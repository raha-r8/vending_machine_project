==> flow/design.v <==
`timescale 1ns / 1ps
module display (
    input clk,
    input [1:0]redlight,
    input [10:0] number,
    output reg [6:0] seg1,seg2
);
    always @(negedge clk) begin
        if((redlight!=0) || (number>4'b1111))
            if(number>4'b1111)begin
                seg1 = 7'b1111110;
                seg2 = 7'b0110111;
            end
            else begin
                case (redlight)
                1 : seg2 = 7'b0110000;
                2 : seg2 = 7'b1101101;
                3 : seg2 = 7'b1111001;
                endcase
            end
        else begin
             seg2 = 7'b1111110;
             case (number)
        0 : seg1 = 7'b1111110;
        1 : seg1 = 7'b0110000;
        2 : seg1 = 7'b1101101;
        3 : seg1 = 7'b1111001;
        4 : seg1 = 7'b0110111;
        5 : seg1 = 7'b1011011;
        6 : seg1 = 7'b1011111;
        7 : seg1 = 7'b1110000;
        8 : seg1 = 7'b1111111;
        9 : seg1 = 7'b1111011;
        10 : seg1 = 7'b1110111;
        11 : seg1 = 7'b1111111;
        12 : seg1 = 7'b1001110;
        13 : seg1 = 7'b1111110;
        14 : seg1 = 7'b1001111;
        15 : seg1 = 7'b1000111;
        endcase
        end
    end
endmodule
Tool chain data of display
Tool output for the design above, in the order of the flow.
Lines are those of the file above, counted from 1.
Library cell names are shortened.
{"block": "setup", "top_module": "display", "clock": "clk", "cell_library": "sky130hd", "lib_corner": "tt_025C_1v80"}

Word level
Yosys after proc, flatten, opt, wreduce and memory -nomap, before mapping. Memory bits, and registers merged into a memory's read port (data or address), are not among the register bits. Print and check cells are not counted. Equal cells are merged and count once.
{"block": "classes", "n_logic": 1, "n_mux": 5, "reduce_and_logical": 10, "n_eq": 19, "n_cmp": 1}
{"block": "ops", "op": "parallel mux 7 bit (select 14 bit)", "count": 1}
{"block": "ops", "op": "== test 11 x 4 -> 1 bit with constant B", "count": 8}
{"block": "ops", "op": "== test 11 x 3 -> 1 bit with constant B", "count": 4}
{"block": "ops", "op": "== test 11 x 2 -> 1 bit with constant B", "count": 2}
{"block": "ops", "op": "parallel mux 7 bit (select 3 bit)", "count": 1}
{"block": "ops", "op": "two-way mux 7 bit", "count": 3}
{"block": "ops", "op": "nonzero test 15 bit", "count": 1}
{"block": "ops", "op": "== test 11 x 1 -> 1 bit with constant B", "count": 1}
{"block": "ops", "op": "greater-than comparator 11 x 4 -> 1 bit with constant B", "count": 1}
{"block": "ops", "op": "logical NOT 11 bit", "count": 1}
{"block": "ops", "op": "OR reduction 2 bit", "count": 3}
{"block": "ops", "op": "== test 2 bit with constant B", "count": 2}
{"block": "ops", "op": "nonzero test 4 bit", "count": 1}
{"block": "ops", "op": "nonzero test 3 bit", "count": 1}
{"block": "ops", "op": "== test 2 x 1 -> 1 bit with constant B", "count": 1}
{"block": "ops", "op": "!= test 2 x 1 -> 1 bit with constant B", "count": 1}
{"block": "ops", "op": "AND reduction 2 bit", "count": 1}
{"block": "ops", "op": "nonzero test 2 bit", "count": 1}
{"block": "ops", "op": "logical OR 1 bit", "count": 1}
{"block": "ops", "op": "NOT 1 bit", "count": 1}
{"block": "word_totals", "output_inout_bits": 14, "in_bits": 14, "reg_bits": 14}

Logic depth
Longest topological path by Yosys (ltp), each cell counted once; first at word level (registers and memories cut), then after technology mapping (sequential cells cut; the memories' decode and read muxes count).
{"block": "logic_depth", "depth_word": 4, "abc_area": 0, "mapped_depth": 5}

Synthesis result
Source: synth_stat.txt of the flow (Yosys; design flattened, memories mapped). It holds for the ABC_AREA given above (unset counts as 0); a run with the other value may have another netlist.
{"block": "synth_totals", "flip_flops": 12, "sequential_area_um2": 310.3, "buf_cells": 5, "yosys_area_um2": 694.4, "mapped_cells": 70}
{"block": "by_type", "cell": "edfxtp_1", "count": 7}
{"block": "by_type", "cell": "dfxtp_1", "count": 5}
{"block": "by_type", "cell": "ha_1", "count": 5}
{"block": "by_type", "cell": "inv_1", "count": 8}
{"block": "by_type", "cell": "nand2_1", "count": 7}
{"block": "by_type", "cell": "nor4_4", "count": 1}
{"block": "by_type", "cell": "a21oi_1", "count": 4}
{"block": "by_type", "cell": "nand2b_1", "count": 3}
{"block": "by_type", "cell": "xnor2_1", "count": 2}
{"block": "by_type", "cell": "buf_4", "count": 2}
{"block": "by_type", "cell": "nand3_1", "count": 3}
{"block": "by_type", "cell": "o21ai_0", "count": 3}
{"block": "by_type", "cell": "nor4_1", "count": 2}
{"block": "by_type", "cell": "clkbuf_1", "count": 3}
{"block": "by_type", "cell": "o311a_2", "count": 1}
{"block": "by_type", "cell": "or4_4", "count": 1}
{"block": "by_type", "cell": "maj3_1", "count": 1}
{"block": "by_type", "cell": "mux2i_1", "count": 1}
Other cell types: 10; their cells: 11.

FLOW RESULTS
============

Record of 2 stored runs of the RTL-to-layout flow on display, platform sky130hd. The runs are unordered. Constraints: input delay and output delay 20% of the set period each, output load 0.01 pF.
"total_power_uw" is the tool's figure for a default switching activity; nothing was simulated.

{"run": "record 1", "settings": { "period_ns": 3.14, "CORE_UTILIZATION": 44, "PLACE_DENSITY_LB_ADDON": 0.21, "CORE_ASPECT_RATIO": 1.03, "CELL_PAD_IN_SITES_GLOBAL_PLACEMENT": 3, "GPL_ROUTABILITY_DRIVEN": 1, "CTS_CLUSTER_DIAMETER": 280, "CAP_MARGIN": 25, "SLEW_MARGIN": 20, "CORE_MARGIN": 2 }, "outcome": "stopped before the end: placement reported FLW-0024"}
{"run": "record 2", "settings": { "period_ns": 4.31, "CORE_UTILIZATION": 34, "SETUP_SLACK_MARGIN": 0.9, "PLACE_DENSITY_LB_ADDON": 0.07, "CORE_ASPECT_RATIO": 1.08, "CELL_PAD_IN_SITES_GLOBAL_PLACEMENT": 2, "CELL_PAD_IN_SITES_DETAIL_PLACEMENT": 1, "ABC_AREA": 1, "CTS_CLUSTER_DIAMETER": 204, "CAP_MARGIN": 20, "CORE_MARGIN": 2, "SLEW_MARGIN": 20 }, "results": { "holdWs_ns": 0.499, "ys_area_um2": 883.3, "total_power_uw": 340, "stdcell_area_um2": 1630.3, "dieArea_um2": 3022.0, "setup_ws_ns": 0.366, "setup_tns_ns": 0.000 }}
