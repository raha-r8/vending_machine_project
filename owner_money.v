==> flow/design.v <==
`timescale 1ns / 1ps
module owner_money (
    input clk,mode,
    input [10:0]machine_money,
    output reg[10:0]owner_money,
	  output reg [10:0]new_machine_money,
    output reg redlight
);
    always @(posedge clk) begin
		 if(mode)begin
			  if(machine_money == 11'b00000000000)begin
					owner_money = 11'b00000000000;
					new_machine_money = machine_money;
					redlight = 1;
			  end
			  else begin
					owner_money = machine_money;
					new_machine_money = 11'b00000000000;
					redlight = 0;
			  end
		 end
    end
endmodule
* Step by step through the tools: owner_money
What the tools print for owner_money, step after step.
Lines are those of the file above, counted from 1.
Library cell names are shortened.
A cell with n/a has no value.
- Design top :: owner_money
- Clock :: clk
- Library :: sky130hd
- Corner :: tt_025C_1v80

* Elaborated design
Counts by Yosys on the flattened word-level netlist (proc, flatten, opt, wreduce; memories kept). Register bits leave out memories and registers merged into their read ports (data or address); mux counts leave out enables and synchronous resets folded into registers. Print and check cells are left out.
- Multiplexer cells :: 1
- Reductions and logical operators :: 1
** Operators by type and width (count)
- logical NOT 11 bit :: 1
- two-way mux 1 bit :: 1
- Cells after elaboration :: 5
- Flip-flop bits (word level) :: 23

* Depth
Yosys ltp: most cells in a row. Word level: on the elaborated netlist, between registers, memories and ports. Mapped: between sequential cells and ports; inverters and the memories' decode and read muxes count.
- Depth in word-level cells :: 2
- ABC_AREA :: 0
- Gate-level depth with buffers :: 2

* After synthesis
The flow's flattened synthesis, as Yosys stat reports it; memories are mapped. The netlist is that of the ABC_AREA named above (0 if unset); the other value can give another one.
The area totals of this step are shown rounded.
- Mapped cells :: 39
- Mapped flip-flops :: 23
- Cell area after synthesis :: 759 µm²
** Cells by type (count)
- edfxtp_1 :: 23
- clkbuf_1 :: 11
- nor4_1 :: 2
- and3_1 :: 1
- nor3_1 :: 1
- conb_1 :: 1

* Worst setup path after synthesis
Source: OpenSTA report_checks on the synthesized netlist (no wires, ideal clock, input and output delay 20% of the period each), path of least setup slack; recovery checks are left aside. Register names are those of the netlist, which keeps one name where synthesis merged equal registers.
- Kind :: input to register
- From :: input machine_money[4]
- To :: register redlight
- Setup slack :: 0.026 ns
- Stages :: 2
- Data required time :: 0.539 ns
- Time at the first pin :: 0.134 ns
- Data arrival time :: 0.513 ns
- Delay of the path :: 0.511 ns
- Clock period :: 0.671 ns
- Synthesis period reached :: 0.645 ns
"delay of the path" = arrival - input delay + setup time.
"stages": output pins that drive a net of the path, with the launching flip-flop's if there is one; two outputs of one cell count as two.
"synthesis period reached" = period - worst setup slack (recovery checks aside). The figure is calculated, with input and output delays left at 20% of the set period.
Between the ends stands the longest chain of elaborated cells between them, by number of cells; it is not shown to be the way that was timed. Of several equally long chains one is given.
A line is the first line of the expression or statement that the cell stems from. Yosys adds cells for indexed reads and writes and turns some case tables into memories.
- Cell sequence :: nor4_1 > and3_1
- Cells in the longest elaborated chain :: 2
- Elaborated cells on any way between the ends :: 2
** Ends and longest elaborated chain, post-synthesis
- start, declared :: RTL line 4 : input [10:0]machine_money,
- logical NOT 11 bit :: RTL line 11 : if(machine_money == 11'b00000000000)begin
- two-way mux 1 bit :: RTL line 11
- end, assigned :: RTL line 14 : redlight = 1;
- end, assigned :: RTL line 19 : redlight = 0;
- end, declared :: RTL line 7 : output reg redlight

* Timing after layout
Path of least setup slack in the final report of run 1 (OpenROAD, finished layout, wires in). Where an end is a register, its clock arrival counts in the times.
- Kind :: register to output
- From :: register new_machine_money[9]
- To :: output new_machine_money[9]
- Time at the first pin :: 0.31 ns
- Stages :: 2
- Setup slack :: -0.05 ns
- Clock period :: 0.998 ns
- Data required time :: 0.80 ns
- Data arrival time :: 0.85 ns
- Cell sequence :: edfxtp_1 > buf_2
- Cells in the longest elaborated chain :: 0
- Elaborated cells on any way between the ends :: 0
** Ends and longest elaborated chain, post-layout
- start, declared :: RTL line 6 : output reg [10:0]new_machine_money,
- start, assigned :: RTL line 13 : new_machine_money = machine_money;
- start, assigned :: RTL line 18 : new_machine_money = 11'b00000000000;
- end, declared :: RTL line 6

Subject: owner_money on sky130hd, stored results

Hello all,

Design owner_money on sky130hd. What follows are 2 stored runs of the flow, each under its own settings; their order means nothing. The constraints put input and output delay at 20% of the set period each and load the outputs with 0.01 pF.
"achieved period" = clock period - worst setup slack. The figure is calculated, with input and output delays left at 20% of the set period.
By "allowed time less slack (worst setup path)" is meant the share of the clock period that the worst setup path is allowed (20% is reserved at inputs, 20% at outputs), minus its slack. Clock arrival times at its registers enter into it.
By "power consumption" is meant OpenSTA's value without simulated activity: inputs other than the clock are taken to toggle once in ten clock periods, and the tool carries that through the logic.
Measured values are rounded.

** Run 1
- Settings :: period_ns=0.998; CORE_UTILIZATION=40; SETUP_SLACK_MARGIN=0.07; PLACE_DENSITY_LB_ADDON=0.03; CORE_ASPECT_RATIO=0.87; CORE_MARGIN=9; TNS_END_PERCENT=50; CTS_CLUSTER_DIAMETER=299; CAP_MARGIN=20; SLEW_MARGIN=20
- Utilization after layout :: 0.615
- Area of the die :: 3800 µm²
- Sum of negative setup slack :: -0.725 ns
- Post-route worst hold slack :: 0.130 ns
- Power consumption :: 1790 uW
- Standard-cell area of the final layout :: 1090 µm²
- Allowed time less slack (worst setup path) :: 0.85 ns
- Worst setup path kind :: register to output
- Setup slack of the critical path :: -0.053 ns
- Achieved period :: 1.051 ns
- Chip area in the Yosys report :: 759 µm²

** Run 2
- Settings :: period_ns=0.621; CORE_UTILIZATION=34; SETUP_SLACK_MARGIN=0.07; PLACE_DENSITY_LB_ADDON=0.27; CELL_PAD_IN_SITES_DETAIL_PLACEMENT=0; TNS_END_PERCENT=10; GPL_TIMING_DRIVEN=0; SLEW_MARGIN=5; CAP_MARGIN=20; CORE_MARGIN=2
- Utilization after layout :: 0.501
- Area of the die :: 2630 µm²
- Sum of negative setup slack :: -7.23 ns
- Post-route worst hold slack :: 0.119 ns
- Power consumption :: 2810 uW
- Standard-cell area of the final layout :: 1090 µm²
- Allowed time less slack (worst setup path) :: 0.84 ns
- Worst setup path kind :: register to output
- Setup slack of the critical path :: -0.339 ns
- Achieved period :: 0.960 ns
- Chip area in the Yosys report :: 759 µm²

Thanks
